==> flow/design.v <==
module d_ff (
  input  wire clk, rst,
  input  wire d,
  output wire q
);
	always@(posedge clk) begin
		q = rst ? 1'b0 : d;
	end
endmodule
typedef enum {
	noSword,
	hasSword
} state_sw;
module sword (
  input  wire clk, rst,
  input  wire sw,
  output wire v
);
wire t_v;
state_sw curr, next;
d_ff dff_vorpal_sword (clk, rst, t_v , v); 
initial begin
	curr <= noSword;
	next <= noSword;
	t_v  <= 1'b0;
end
always@(posedge clk) begin
	if (rst) begin
		next <= noSword;
		curr <= noSword;
		t_v  <= 1'b0;
	end else begin
		curr <= next;
		case (curr)
			noSword: begin
				t_v <= 1'b0;
				if (sw) begin
					next <= hasSword;
				end else begin
					next <= curr;
				end
			end	hasSword: begin
				t_v  <= 1'b1;
				next <= curr;
			end	default: begin
				next <= noSword;
			end
		endcase
	end
end
endmodule
typedef enum {
	cave_of_cacophony,
	twisty_tunnel,
	rapid_river,
	secret_sword_stash,
	dragons_den,
	victory_vault,
	grievous_graveyard
} state_rm;
module room (
  input  wire clk, rst,
  input  wire n, s, e, w,
  input  wire v,
  output wire sw,
  output reg  s0, s1, s2, s3, s4, s5, s6,
  output reg  win, d,
  output reg [0:6] seven_seg 
);
state_rm curr, next;
wire t_s0, t_s1, t_s2, t_s3, t_s4, t_s5, t_s6;
d_ff dff_cave_of_cacophony (clk, rst, t_s0 , s0); 
d_ff dff_twisty_tunnel (clk, rst, t_s1, s1); 
d_ff dff_rapid_river (clk, rst, t_s2, s2);
d_ff dff_secret_sword_stash (clk, rst, t_s3, s3);
d_ff dff_dragons_den (clk, rst, t_s4, s4);
d_ff dff_victory_vault (clk, rst, t_s5, s5);
d_ff dff_grievous_graveyard (clk, rst, t_s6, s6);
assign win = t_s5;
assign sw  = t_s3; 
assign d   = t_s6;
initial begin
		curr <= cave_of_cacophony;
		next <= cave_of_cacophony;
		t_s0 <= 1'b0; 
		t_s1 <= 1'b0; 
		t_s2 <= 1'b0; 
		t_s3 <= 1'b0; 
		t_s4 <= 1'b0; 
		t_s5 <= 1'b0; 
		t_s6 <= 1'b0; 
end
always@(posedge clk) begin
	if (rst) begin
		curr <= cave_of_cacophony;
		next <= cave_of_cacophony;
		t_s0 <= 1'b0; 
		t_s1 <= 1'b0; 
		t_s2 <= 1'b0; 
		t_s3 <= 1'b0; 
		t_s4 <= 1'b0; 
		t_s5 <= 1'b0; 
		t_s6 <= 1'b0; 
	end else begin
		curr = next;
		case (curr)
			cave_of_cacophony: begin 
				t_s0 = 1'b1;
				if (e && !(n || s || w)) begin
					next = twisty_tunnel;
					t_s0 = 1'b0;
				end else begin
					next = cave_of_cacophony;
				end
			end	twisty_tunnel: begin 
				t_s1 = 1'b1;
				if (s && !(n || e || w)) begin
					next = rapid_river;
					t_s1 = 1'b0;
				end else if (w && !(n || s || e)) begin 
					next = cave_of_cacophony;
					t_s1 = 1'b0;
				end else begin
					next = twisty_tunnel;
				end
			end	rapid_river: begin
				t_s2 = 1'b1;
				if (w && !(n || s || e)) begin
					next = secret_sword_stash;
					t_s2 = 1'b0;
				end else if ((s && e) && !(n || w)) begin
					next = dragons_den;
					t_s2 = 1'b0;
				end else if (n && !(s || e || w)) begin	
					next = twisty_tunnel;
					t_s2 = 1'b0;
				end else begin
					next = rapid_river;
				end
			end	secret_sword_stash: begin 
				t_s3 = 1'b1;
				if (e && !(n || s || w)) begin
					next = rapid_river;
					t_s3 = 1'b0;
				end else begin
					next = secret_sword_stash;
				end
			end dragons_den: begin 
				t_s4 = 1'b1;
				if (v) begin
					next = victory_vault;
				end else begin
					next = grievous_graveyard;
				end
			end	victory_vault: begin 
				t_s4 = 1'b0;
				t_s5 = 1'b1;
			end	grievous_graveyard: begin 
				t_s4 = 1'b0;
				t_s6 = 1'b1;
			end	default: begin
				next <= cave_of_cacophony;
			end
		endcase
		case ({t_s0,t_s1,t_s2,t_s3,t_s4,t_s5,t_s6})
			7'b1000000: seven_seg = 7'b0000001;  
			7'b0100000: seven_seg = 7'b1001111;  
			7'b0010000: seven_seg = 7'b0010010;  
			7'b0001000: seven_seg = 7'b0000110;  
			7'b0000100: seven_seg = 7'b1001100;  
			7'b0000010: seven_seg = 7'b0100100;  
			7'b0000001: seven_seg = 7'b0100000;  
		endcase
	end
end
endmodule
module Lab4 (
  input  wire clk, rst,
  input  wire n, s, e, w,
  output reg s0, s1, s2, s3, s4, s5, s6,
  output sw, v,
  output reg  win, d,
  output wire [0:6] seven_seg
);  
wire t_sw, t_v;
assign sw = t_sw;
assign v  = t_v;
room room_t(clk, rst, n, s, e, w, t_v, t_sw, s0, s1, s2, s3, s4, s5, s6, win, d, seven_seg);
sword sword_t(clk, rst, t_sw, t_v);
endmodule
# Step by step through the tools: Lab4
# What the tools print for Lab4, step after step.
# Lines are those of the file above, counted from 1.
# Operators carry their Yosys type and port widths (W data, S select, Z words).
# Cell names lack the library's common part.
# Not given: --
# design
top_module	Lab4
clock_port	clk
library	sky130hd
lib_corner	tt_025C_1v80

# Word-level counts
# Source: Yosys, flattened and elaborated, memories not mapped. Widths are those after wreduce. Registers that Yosys merges into a memory's read port (data or address) are not register bits. Print and check cells do not count.
# bits
reg_bits	119
in_bits	6
elab_cells	93
# op_classes
n_eq	14
muxes	33
n_logic	1
n_reduce_logical	25
# ops
operator	n
$pmux W32 S6	1
$mux W32	4
$eq A32 B3 Y1 const B	3
$eq A32 B1 Y1 const B	2
$eq A32 B2 Y1 const B	2
$logic_not A32 Y1	2
$pmux W32 S2	1
$pmux W7 S7	1
$mux W1	22
$logic_or A1 B1 Y1	8
$eq A7 B1 Y1 const B	1
$eq A7 B2 Y1 const B	1
$eq A7 B3 Y1 const B	1
$eq A7 B4 Y1 const B	1
$eq A7 B5 Y1 const B	1
$eq A7 B6 Y1 const B	1
$eq A7 B7 Y1 const B	1
$reduce_bool A7 Y1	1
$logic_and A1 B1 Y1	6
$logic_not A1 Y1	5
$pmux W1 S2	2
$mux W2	2
$reduce_and A2 Y1	1
$reduce_bool A2 Y1	1
$reduce_or A2 Y1	1
$not A1 Y1	1

# Logic depth
# Yosys ltp: most cells in a row. Word level: on the elaborated netlist, between registers, memories and ports. Mapped: between sequential cells and ports; inverters and the memories' decode and read muxes count.
# logic_depth
depth_word	12
ABC_AREA	0
depth_mapped	7
depth_no_buf	5

# Synthesis result
# The flow's flattened synthesis, as Yosys stat reports it; memories are mapped. The netlist is that of the ABC_AREA named above (0 if unset); the other value can give another one.
# The area totals of this step are shown rounded.
# by_type
cell	n	type_area_um2
dfxtp_1	83	1.66E+03
nor2b_1	42	262.752
edfxtp_1	6	180.173
nor2_1	21	78.826
nor4_1	10	62.56
a21oi_1	10	50.048
clkbuf_1	9	33.782
a211oi_1	4	30.029
mux2i_4	1	22.522
nand3b_1	3	22.522
nor4_4	1	21.27
buf_2	4	20.019
mux2i_1	2	20.019
nand2_1	5	18.768
nand4_1	3	18.768
or3_1	3	18.768
a211o_1	2	17.517
nor4b_1	2	17.517
# Not listed: further types 33, cells in them 44.
# mapped
mapped_cells	255
synth_area_mm2	0.0029
sequential_area_mm2	0.0018
ff_cells	89
buf_cells	15
# The figures by module come from a second, unflattened synthesis with its own total; it is not the netlist above.
# unflattened
hier_cells	268
hier_area_mm2	0.0031
# Each row is one instance without its submodules.
# modules
mod	n_inst	n_cells	area_mm2
sword	1	117	0.0016
room	1	135	0.0011
d_ff	8	2	0.000034
Lab4	1	0	0

# Path before layout
# OpenSTA on the mapped netlist: ideal clock, no wires. The path of least setup slack (recovery checks aside). Input and output delay are each 20% of the period. Register names are those of the netlist, which keeps one name where synthesis merged equal registers.
# synth_timing
path_type	input port to flip-flop
startpoint	input s
endpoint	register room_t.seven_seg[1]
period_ns	4.65
input_delay_ns	0.930
setup_time_ns	0.381
arrival_time_ns	2.831
t_required_ns	4.269
setup_slack_ns	1.438
path_delay_ns	2.282
driving_pins	6
n_path_buf	1
period_less_setup_slack_ns	3.212
# "path_delay_ns" = arrival - input delay + setup time.
# "driving_pins": output pins that drive a net of the path, with the launching flip-flop's if there is one; two outputs of one cell count as two.
# "period_less_setup_slack_ns" is the clock period less the worst setup slack; recovery checks do not enter. This is arithmetic on one report: input and output delays are still those of the set period (20% each).
# Between the ends stands the longest chain of elaborated cells between them, by number of cells; it is not shown to be the way that was timed. Of several equally long chains one is given.
# A line is the first line of the expression or statement that the cell stems from. Yosys adds cells for indexed reads and writes and turns some case tables into memories.
# A register here has more assigning lines than the two given.
# Only ways into the end's enable, where the timed path ends, are counted here.
# synth_via
path_cell_list	buf_2 -> or4b_1 -> o22a_1 -> o32ai_1 -> nand2_1 -> o32ai_1
elab_chain_len	12
cone_cells	37
# synth_lines
item	line_no	source
from (decl)	179	input  wire n, s, e, w,
$logic_or A1 B1 Y1 x2	134	end else if (n && !(s || e || w)) begin
$logic_not A1 Y1	134
$logic_and A1 B1 Y1	134
$mux W1	134
$mux W1	131	end else if ((s && e) && !(n || w)) begin
$mux W1	128	if (w && !(n || s || e)) begin
$mux W1	106	case (curr)
$mux W1	94	if (rst) begin
$eq A7 B7 Y1	165	case ({t_s0,t_s1,t_s2,t_s3,t_s4,t_s5,t_s6})
$reduce_bool A7 Y1	--
$reduce_and A2 Y1	--
to (assign)	166	7'b1000000: seven_seg = 7'b0000001;
to (assign)	167	7'b0100000: seven_seg = 7'b1001111;
to (decl)	68	output reg [0:6] seven_seg

# Path in the finished layout
# Path of least setup slack in the final report of flow run 1 (OpenROAD, finished layout, wires in). Where an end is a register, its clock arrival counts in the times.
# layout_timing
path_type	input port to flip-flop
startpoint	input n
endpoint	register room_t.seven_seg[1]
period_ns	5.51
input_delay_ns	1.10
setup_time_ns	0.37
arrival_time_ns	3.75
t_required_ns	5.48
setup_slack_ns	1.73
driving_pins	6
n_path_buf	1
# Between the ends stands the longest chain of elaborated cells between them, by number of cells; it is not shown to be the way that was timed. Of several equally long chains one is given.
# A register here has more assigning lines than the two given.
# Only ways into the end's enable, where the timed path ends, are counted here.
# layout_via
path_cell_list	clkdlybuf4s50_1 -> or4b_1 -> o22a_1 -> o32ai_1 -> nand2_1 -> o32ai_1
elab_chain_len	11
cone_cells	38
# layout_lines
item	line_no	source
from (decl)	179	input  wire n, s, e, w,
$logic_or A1 B1 Y1 x2	120	end else if (w && !(n || s || e)) begin
$logic_not A1 Y1	120
$logic_and A1 B1 Y1	120
$mux W1	120
$mux W1	117	if (s && !(n || e || w)) begin
$mux W1	106	case (curr)
$mux W1	94	if (rst) begin
$eq A7 B7 Y1	165	case ({t_s0,t_s1,t_s2,t_s3,t_s4,t_s5,t_s6})
$reduce_bool A7 Y1	--
$reduce_and A2 Y1	--
to (assign)	166	7'b1000000: seven_seg = 7'b0000001;
to (assign)	167	7'b0100000: seven_seg = 7'b1001111;
to (decl)	68	output reg [0:6] seven_seg

# Module Lab4, platform sky130hd: 2 stored runs of the flow (Yosys, OpenROAD) with differing settings, in no particular order. Input and output delays are each 20% of the period that was set; the output load is 0.01 pF.
# "fin_power_mw" rests on the timing tool's default activity at the inputs, not on a simulated workload.
# The measured numbers are rounded.
# A setting shown as . is not set for that run.
# Results: . = not shown.
setting or result,flow run 1,flow run 2
period_ns,5.51,2.11
CORE_UTILIZATION,50,69
PLACE_DENSITY_LB_ADDON,0.14,0.27
ABC_AREA,0,.
MIN_ROUTING_LAYER,met1,met2
MAX_ROUTING_LAYER,met5,.
CAP_MARGIN,20,30
CORE_MARGIN,2,2
SLEW_MARGIN,20,40
TNS_END_PERCENT,.,60
CTS_CLUSTER_DIAMETER,.,304
worst_setup_slack_ns,1.7,.
ys_area_mm2,0.0029,.
finalCellArea_mm2,0.0035,.
final_setup_tns_ns,0.000,.
fin_power_mw,1.2,.
design.die.area_mm2,0.0064,.
# Flow run 2: did not finish, clock tree synthesis stopped with DPL-0033
